==> flow/design.v <==
module traffic_light(
    input clk,
    input rst,   
    input EN,
    output reg [2:0] south_north_light,  
    output reg [2:0] east_west_light,
    output reg [3:0] south_north_count,
    output reg [3:0] east_west_count
);
parameter   SN_GREEN = 3'b001,   
            SN_YELLOW = 3'b010,  
            EW_GREEN = 3'b100,   
            EW_YELLOW = 3'b101,  
            ALL_RED = 3'b110;    
reg [2:0] current_state;
always @(posedge clk or posedge rst) begin
    if (rst) begin
        current_state <= SN_GREEN;
        south_north_count <= 4'd9;
        east_west_count <= 4'd4;
    end else if (EN) begin
        current_state <= ALL_RED;
        south_north_count <= 4'd0;
        east_west_count <= 4'd0;
    end else begin
        case (current_state)
            SN_GREEN: begin
                if (south_north_count == 4'd0) begin
                    current_state <= SN_YELLOW;
                    south_north_count <= 4'd1;
                end else
                    south_north_count <= south_north_count - 1'b1;
            end
            SN_YELLOW: begin
                if (south_north_count == 4'd0) begin
                    current_state <= EW_GREEN;
                    east_west_count <= 4'd4;
                end else
                    south_north_count <= south_north_count - 1'b1;
            end
            EW_GREEN: begin
                if (east_west_count == 4'd0) begin
                    current_state <= EW_YELLOW;
                    east_west_count <= 4'd1;
                end else
                    east_west_count <= east_west_count - 1'b1;
            end
            EW_YELLOW: begin
                if (east_west_count == 4'd0) begin
                    current_state <= SN_GREEN;
                    south_north_count <= 4'd9;
                end else
                    east_west_count <= east_west_count - 1'b1;
            end
            ALL_RED: begin
                if (!EN) begin
                    current_state <= SN_GREEN;
                    south_north_count <= 4'd9;
                    east_west_count <= 4'd4;
                end
            end
            default: begin
                current_state <= SN_GREEN;
                south_north_count <= 4'd9;
                east_west_count <= 4'd4;
            end
        endcase
    end
end
always @(*) begin
    case (current_state)
        SN_GREEN: begin
            south_north_light = 3'b001;
            east_west_light = 3'b100;
        end
        SN_YELLOW: begin
            south_north_light = 3'b010;
            east_west_light = 3'b100;
        end
        EW_GREEN: begin
            south_north_light = 3'b100;
            east_west_light = 3'b001;
        end
        EW_YELLOW: begin
            south_north_light = 3'b100;
            east_west_light = 3'b010;
        end
        ALL_RED: begin
            south_north_light = 3'b100;
            east_west_light = 3'b100;
        end
        default: begin
            south_north_light = 3'b001;
            east_west_light = 3'b100;
        end
    endcase
end
endmodule
### From RTL to reports: traffic_light

What the tools print for traffic_light, step after step.
Lines are those of the file above, counted from 1.
Operators carry their Yosys type and port widths (W data, S select, Z words).
Library cell names are shortened.
Not given: -

| set-up | value |
|---|---|
| top | traffic_light |
| clock port | clk |
| cell library | sky130hd |
| library corner | tt_025C_1v80 |

### Elaborated design

Yosys after proc, flatten, opt, wreduce and memory -nomap, before mapping. Memory bits, and registers merged into a memory's read port (data or address), are not among the register bits. Print and check cells are not counted. Equal cells are merged and count once.

| word-level totals | value |
|---|---|
| register bits after elaboration | 11 |
| output and inout port bits | 14 |
| cells after elaboration | 42 |

| cells by class | value |
|---|---|
| add/subtract/negate cells | 2 |
| eq/ne operators | 13 |
| multiplexer cells | 18 |
| reductions and logical operators | 6 |

Operator list:

| kind | number |
|---|---|
| $pmux W4 S4 | 2 |
| $mux W4 | 8 |
| $ne A3 B3 Y1 const B | 6 |
| $mux W3 | 5 |
| $pmux W3 S4 | 1 |
| $pmux W3 S2 | 2 |
| $eq A3 B3 Y1 const B | 3 |
| $sub A4 B1 Y4 const B | 2 |
| $logic_not A4 Y1 | 2 |
| $reduce_and A3 Y1 | 2 |
| $ne A2 B2 Y1 const B | 2 |
| $reduce_and A4 Y1 | 1 |
| $eq A3 B1 Y1 const B | 1 |
| $eq A3 B2 Y1 const B | 1 |
| $reduce_or A3 Y1 | 1 |

### Longest topological paths

Yosys ltp: most cells in a row. Word level: on the elaborated netlist, between registers, memories and ports. Mapped: between sequential cells and ports; inverters and the memories' decode and read muxes count.

| depth | value |
|---|---|
| word-level depth | 4 |
| ABC_AREA | 0 |
| mapped depth | 6 |
| depth with buffers taken out | 6 |

### Synthesis result

The flow's flattened synthesis, as Yosys stat reports it; memories are mapped. The netlist is that of the ABC_AREA named above (0 if unset); the other value can give another one.

| synthesis totals | value |
|---|---|
| cell count | 85 |
| cell area after synthesis | 807.0 um2 |
| flip-flops | 13 |
| buffers | 7 |

Cells by type:

| type | number | area in all (um2) |
|---|---|---|
| dfrtp_1 | 9 | 225.216 |
| dfstp_2 | 4 | 105.101 |
| ha_1 | 4 | 50.048 |
| nor2_1 | 8 | 30.029 |
| inv_1 | 7 | 26.275 |
| o41ai_1 | 3 | 26.275 |
| a21oi_1 | 4 | 20.019 |
| o21ai_0 | 4 | 20.019 |
| a211o_1 | 2 | 17.517 |
| o32ai_1 | 2 | 17.517 |
| a211oi_1 | 2 | 15.014 |
| clkbuf_1 | 4 | 15.014 |
| nand2_1 | 4 | 15.014 |
| nor3_1 | 3 | 15.014 |
| nor3b_1 | 2 | 15.014 |
| and4bb_2 | 1 | 12.512 |
| or3_1 | 2 | 12.512 |
| buf_6 | 1 | 11.261 |

Other cell types: 19; their cells: 19.

### Worst setup path after synthesis

Source: OpenSTA report_checks on the synthesized netlist (no wires, ideal clock, input and output delay 20% of the period each), path of least setup slack; recovery checks are left aside. Register names are those of the netlist, which keeps one name where synthesis merged equal registers.

| path after synthesis | value |
|---|---|
| path kind | register -> register |
| from | register east_west_count[0] |
| to | register south_north_count[1] |
| clock period | 2.21 ns |
| library setup time | 0.074 ns |
| time at the first pin | 0.000 ns |
| data arrival time | 1.941 ns |
| required time | 2.136 ns |
| setup slack | 0.195 ns |
| delay of the path | 2.015 ns |
| stages | 7 |
| synthesis period reached | 2.015 ns |

"delay of the path" is the arrival time less input delay plus setup time.
"stages" counts driving pins, that of a launching flip-flop among them; a cell with two outputs on the path counts twice.
"synthesis period reached" = period - worst setup slack (recovery checks aside). The figure is calculated, with input and output delays left at 20% of the set period.
Between the ends stands the longest chain of elaborated cells between them, by number of cells; it is not shown to be the way that was timed. Of several equally long chains one is given.
A line is the first line of the expression or statement that the cell stems from. Yosys adds cells for indexed reads and writes and turns some case tables into memories.
At most two assigning lines are given for a register; there are more.

| between the ends, after synthesis | value |
|---|---|
| cells stage by stage | dfrtp_1 > inv_1 > ha_1 > or3b_4 > a211o_1 > or3_1 > a21oi_2 |
| cells in the longest elaborated chain | 4 |
| elaborated cells on any way between the ends | 6 |

RTL lines, path after synthesis:

| element | RTL line | text |
|---|---|---|
| start: declaration | 8 | `output reg [3:0] east_west_count` |
| start: assignment | 46 | `east_west_count <= east_west_count - 1'b1;` |
| start: assignment | 53 | `east_west_count <= east_west_count - 1'b1;` |
| $logic_not A4 Y1 | 49 | `if (east_west_count == 4'd0) begin` |
| $mux W4 | 49 |  |
| $pmux W4 S4 | 26 | `case (current_state)` |
| $mux W4 | 21 | `end else if (EN) begin` |
| end: assignment | 32 | `south_north_count <= south_north_count - 1'b1;` |
| end: assignment | 39 | `south_north_count <= south_north_count - 1'b1;` |
| end: declaration | 7 | `output reg [3:0] south_north_count,` |

### Worst path after layout

From the final timing report of entry B: the path of least setup slack in the routed layout; clock arrival at registers is part of the times.

| path after layout | value |
|---|---|
| path kind | register -> output |
| from | register current_state |
| to | output port south_north_light[0] |
| clock period | 3.52 ns |
| external output delay | 0.70 ns |
| time at the first pin | 0.29 ns |
| data arrival time | 1.81 ns |
| required time | 2.82 ns |
| setup slack | 1.01 ns |
| stages | 4 |

An end named without its bit number is one bit of that signal or, where synthesis recoded a state register, one of its new flip-flops.
Between the ends stands the longest chain of elaborated cells between them, by number of cells; it is not shown to be the way that was timed. Of several equally long chains one is given.
At most two assigning lines are given for a register; there are more.

| between the ends, after layout | value |
|---|---|
| cells stage by stage | dfrtp_1 > or3_1 > nor2_1 > clkdlybuf4s50_1 |
| cells in the longest elaborated chain | 3 |
| elaborated cells on any way between the ends | 6 |

RTL lines, path after layout:

| element | RTL line | text |
|---|---|---|
| start: declaration | 15 | `reg [2:0] current_state;` |
| start: assignment | 18 | `current_state <= SN_GREEN;` |
| start: assignment | 22 | `current_state <= ALL_RED;` |
| $eq A3 B3 Y1 | 71 | `case (current_state)` |
| $reduce_or A3 Y1 | - |  |
| $pmux W3 S2 | 71 |  |
| end: declaration | 5 | `output reg [2:0] south_north_light,` |

Data sheet: physical implementation of traffic_light

Below are 2 stored runs of the flow (Yosys, OpenROAD; platform sky130hd) on traffic_light, each with its settings and what was measured, unordered. Constraints: input delay and output delay 20% of the set period each, output load 0.01 pF.
"achieved clock period" = clock period - worst setup slack. The figure is calculated, with input and output delays left at 20% of the set period.
By "time of the worst setup path" is meant the share of the clock period that the worst setup path is allowed (20% is reserved at inputs, 20% at outputs), minus its slack. Clock arrival times at its registers enter into it.
"overall power" is the tool's figure for a default switching activity; nothing was simulated.

## Entry A

==> flow/run.sh <==
#!/bin/bash
# the make line also repeats the synthesis and layout settings of config.mk as NAME=value (left out here)
make -C /OpenROAD-flow-scripts/flow DESIGN_CONFIG=/design/flow/config.mk WORK_HOME=/design/flow/orfs CLKGATE_MAP_FILE= finish
==> flow/config.mk <==
export PLATFORM = sky130hd
export DESIGN_NAME = traffic_light
export DESIGN_NICKNAME = traffic_light
export VERILOG_FILES = /design/flow/design.v
export SDC_FILE = /design/flow/constraint.sdc
export NUM_CORES = 4
export LEC_CHECK = 0
export CAP_MARGIN = 5
export CELL_PAD_IN_SITES_DETAIL_PLACEMENT = 2
export CORE_ASPECT_RATIO = 0.67
export CORE_MARGIN = 2
export CORE_UTILIZATION = 32
export CTS_CLUSTER_DIAMETER = 343
export CTS_CLUSTER_SIZE = 19
export GPL_TIMING_DRIVEN = 1
export SLEW_MARGIN = 15
export TNS_END_PERCENT = 50
==> flow/constraint.sdc <==
create_clock -name core_clock -period 1.59 [get_ports {clk}]
set_input_delay 0.3180 -clock core_clock [delete_from_list [all_inputs] [get_ports {clk}]]
set_output_delay 0.3180 -clock core_clock [all_outputs]
set_load 0.01 [all_outputs]

Entry A: no results, routing failed with DPL-0033

## Entry B

==> flow/run.sh <==
#!/bin/bash
# the make line also repeats the synthesis and layout settings of config.mk as NAME=value (left out here)
make -C /OpenROAD-flow-scripts/flow DESIGN_CONFIG=/design/flow/config.mk WORK_HOME=/design/flow/orfs CLKGATE_MAP_FILE= finish
==> flow/config.mk <==
export PLATFORM = sky130hd
export DESIGN_NAME = traffic_light
export DESIGN_NICKNAME = traffic_light
export VERILOG_FILES = /design/flow/design.v
export SDC_FILE = /design/flow/constraint.sdc
export NUM_CORES = 4
export LEC_CHECK = 0
export CAP_MARGIN = 20
export CELL_PAD_IN_SITES_DETAIL_PLACEMENT = 0
export CORE_ASPECT_RATIO = 0.91
export CORE_MARGIN = 2
export CORE_UTILIZATION = 62
export CTS_CLUSTER_DIAMETER = 241
export MIN_ROUTING_LAYER = met2
export PLACE_DENSITY = 0.83
export SETUP_SLACK_MARGIN = 0.47
export SLEW_MARGIN = 0
==> flow/constraint.sdc <==
create_clock -name core_clock -period 3.52 [get_ports {clk}]
set_input_delay 0.7040 -clock core_clock [delete_from_list [all_inputs] [get_ports {clk}]]
set_output_delay 0.7040 -clock core_clock [all_outputs]
set_load 0.01 [all_outputs]

| result of entry B | value |
|---|---|
| setup slack of the critical path | 1.009 ns |
| time of the worst setup path | 1.81 ns |
| critical path kind | register -> output |
| full die area | 1606.5 um2 |
| area of the standard cells in the finished layout | 982.2 um2 |
| total negative slack | 0.000 ns |
| overall power | 381.3 uW |
| final worst hold slack | 0.513 ns |
| utilization | 80.8 % |
| achieved clock period | 2.511 ns |
| chip area after synthesis (Yosys) | 807.0 um2 |
