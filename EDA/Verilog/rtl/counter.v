==> flow/design.v <==
module counter(
    input clk,   
    input [4-1:0] A,     
    input [4-1:0] B,     
    input D,     
    output [4-1:0] Q,    
    output Z_carry     
);
    reg [4-1:0] temp_A;
    reg [4-1:0] temp_B;
    reg temp_Z;
    always @(posedge clk) begin
        if(D == 1'b0) begin
            if(temp_A < A) begin
                temp_A <= temp_A + 1'b1;
                temp_Z <= 1'b0;
            end
            else begin
                temp_A <= 4'b0;
                temp_Z <= 1'b1;
            end
        end
        else if(D == 1'b1) begin
            if(temp_B > 0) begin
                temp_B <= temp_B - 1'b1;
                temp_Z <= 1'b0;
            end
            else begin
                temp_B <= B;
                temp_Z <= 1'b1;
            end
        end
    end
    assign Q = (D == 1'b0) ? temp_A : temp_B;
    assign Z_carry = temp_Z;
endmodule
* Tool chain data of counter
The steps from the RTL of counter to its reports follow in flow order.
Lines are those of the file above, counted from 1.
Library cell names are shortened.
Not given: n/a
- Design top :: counter
- Clock port :: clk
- Standard-cell library :: sky130hd
- Timing corner :: tt_025C_1v80

* Word-level counts
Source: Yosys, flattened and elaborated, memories not mapped. Widths are those after wreduce; folded enables and synchronous resets count as part of the registers. Registers that Yosys merges into a memory's read port (data or address) are not register bits. Print and check cells do not count. Equal cells are merged and count once.
- Muxes and demuxes :: 5
- Add/sub/neg operators :: 2
- Magnitude comparators :: 2
** Operator list (count)
- two-way mux 4 bit :: 2
- adder 4 x 1 -> 4 bit with constant B :: 1
- subtractor 4 x 1 -> 4 bit with constant B :: 1
- > comparator 4 x 1 -> 1 bit with constant B :: 1
- < comparator 4 bit :: 1
- two-way mux 1 bit :: 3
- Output and inout port bits :: 5
- Elaborated cells :: 12
- Bits in registers :: 9

* Depth
Longest topological path by Yosys (ltp), each cell counted once; first at word level (registers and memories cut), then after technology mapping (sequential cells cut; the memories' decode and read muxes count).
- Word-level depth :: 3
- ABC_AREA :: 0
- Gate-level depth with buffers :: 5
- Gate-level depth less buffers :: 5

* Netlist
The flow's flattened synthesis, as Yosys stat reports it; memories are mapped. The netlist is that of the ABC_AREA named above (0 if unset); the other value can give another one.
- Standard cells after synthesis :: 52
- Flip-flops :: 9
- Buffer cells :: 1
- Chip area (Yosys) :: 569.3 um^2
** Cells by type
- edfxtp_1 :: count 8, area in all 240.23 um^2
- ha_1 :: count 5, area in all 62.56 um^2
- mux2_2 :: count 4, area in all 45.043 um^2
- inv_1 :: count 9, area in all 33.782 um^2
- nor3b_2 :: count 2, area in all 25.024 um^2
- mux2_1 :: count 2, area in all 22.522 um^2
- nor2_1 :: count 6, area in all 22.522 um^2
- dfxtp_1 :: count 1, area in all 20.019 um^2
- a21oi_1 :: count 3, area in all 15.014 um^2
- mux2i_1 :: count 1, area in all 10.01 um^2
- o32a_1 :: count 1, area in all 10.01 um^2
- o21ai_2 :: count 1, area in all 8.758 um^2
- xnor2_1 :: count 1, area in all 8.758 um^2
- xor2_1 :: count 1, area in all 8.758 um^2
- nand2_1 :: count 2, area in all 7.507 um^2
- o211ai_1 :: count 1, area in all 7.507 um^2
- or2_1 :: count 1, area in all 6.256 um^2
- buf_2 :: count 1, area in all 5.005 um^2
Not listed: further types 2, cells in them 2.

* Timing after synthesis
Source: OpenSTA report_checks on the synthesized netlist (no wires, ideal clock, input and output delay 20% of the period each), path of least setup slack; recovery checks are left aside. Register names are those of the netlist, which keeps one name where synthesis merged equal registers.
- Path type :: input port to flip-flop
- Start point :: input port A[1]
- End point :: register temp_Z
- Data required time :: 1909 ps
- Slack :: 650 ps
- Delay of the path :: 974 ps
- Period :: 2030 ps
- Time at the first pin :: 406 ps
- Input delay :: 406 ps
- Path buffers :: 0
- Arrival time :: 1259 ps
- Stages :: 5
- Synthesis period reached :: 1380 ps
"delay of the path" = arrival - input delay + setup time.
"stages" counts driving pins, that of a launching flip-flop among them; a cell with two outputs on the path counts twice.
"synthesis period reached" = period - worst setup slack (recovery checks aside). The figure is calculated, with input and output delays left at 20% of the set period.
Between the ends stands the longest chain of elaborated cells between them, by number of cells; it is not shown to be the way that was timed. Of several equally long chains one is given.
Each line given opens the expression or statement behind the cell; cells for indexed reads and writes are added by Yosys, which also makes memories of some case tables.
At most two assigning lines are given for a register; there are more.
- Cell sequence :: inv_1 ha_1 o211ai_1 o21ai_2 mux2_2
- Cells in the longest elaborated chain :: 3
** Ends and longest elaborated chain, after synthesis
- start, declared :: RTL line 3 : input [4-1:0] A,
- < comparator 4 bit :: RTL line 14 : if(temp_A < A) begin
- two-way mux 1 bit :: RTL line 14
- two-way mux 1 bit :: RTL line 13 : if(D == 1'b0) begin
- end, assigned :: RTL line 16 : temp_Z <= 1'b0;
- end, assigned :: RTL line 20 : temp_Z <= 1'b1;
- end, declared :: RTL line 11 : reg temp_Z;

* Timing after layout
From the final timing report of job 1: the path of least setup slack in the routed layout; clock arrival at registers is part of the times.
The path's times are printed in steps of 10 ps; the period is the one set.
- Path type :: input port to flip-flop
- Start point :: input port A[1]
- End point :: register temp_Z
- Data required time :: 1460 ps
- Input delay :: 260 ps
- Path buffers :: 1
- Time at the first pin :: 260 ps
- Stages :: 6
- Arrival time :: 1620 ps
- Slack :: -160 ps
- Period :: 1310 ps
Between the ends stands the longest chain of elaborated cells between them, by number of cells; it is not shown to be the way that was timed. Of several equally long chains one is given.
At most two assigning lines are given for a register; there are more.
- Cell sequence :: clkdlybuf4s50_1 inv_1 ha_1 o211ai_1 o21ai_2 mux2_2
- Cells in the longest elaborated chain :: 3
** Ends and longest elaborated chain, after layout
- start, declared :: RTL line 3 : input [4-1:0] A,
- < comparator 4 bit :: RTL line 14 : if(temp_A < A) begin
- two-way mux 1 bit :: RTL line 14
- two-way mux 1 bit :: RTL line 13 : if(D == 1'b0) begin
- end, assigned :: RTL line 16 : temp_Z <= 1'b0;
- end, assigned :: RTL line 20 : temp_Z <= 1'b1;
- end, declared :: RTL line 11 : reg temp_Z;

Appendix: measured runs

Measured data: module counter, platform sky130hd, 2 stored runs of the flow under differing settings, order arbitrary. Input and output delays are each 20% of the period that was set; the output load is 0.01 pF.

** Job 1
- Settings :: period_ns=1.31; CORE_UTILIZATION=40; SETUP_SLACK_MARGIN=0.01; PLACE_DENSITY=0.87; CELL_PAD_IN_SITES_GLOBAL_PLACEMENT=1; ABC_AREA=0; CTS_CLUSTER_DIAMETER=255; CAP_MARGIN=20; CORE_MARGIN=2; SLEW_MARGIN=20
- Utilization after routing :: 0.702
- Smallest hold slack :: 575 ps
- Setup slack of the critical path :: -159 ps
- Area of the die :: 1,741.0 um^2
- Sum of negative setup slack :: -1,061 ps
- Post-synthesis cell area :: 569.3 um^2
- Standard-cell area after routing :: 924.6 um^2

** Job 2
- Settings :: period_ns=1.47; CORE_UTILIZATION=37; SETUP_SLACK_MARGIN=0.3; PLACE_DENSITY_LB_ADDON=0.13; CELL_PAD_IN_SITES_DETAIL_PLACEMENT=0; ABC_AREA=1; CTS_CLUSTER_SIZE=48; MAX_ROUTING_LAYER=met5; CAP_MARGIN=20; CORE_MARGIN=2; SLEW_MARGIN=20
- Area of the die :: 1,827.6 um^2
- Sum of negative setup slack :: 0 ps
- Setup slack of the critical path :: 165 ps
- Post-synthesis cell area :: 555.5 um^2
- Smallest hold slack :: 620 ps
- Utilization after routing :: 0.672
- Standard-cell area after routing :: 907.1 um^2
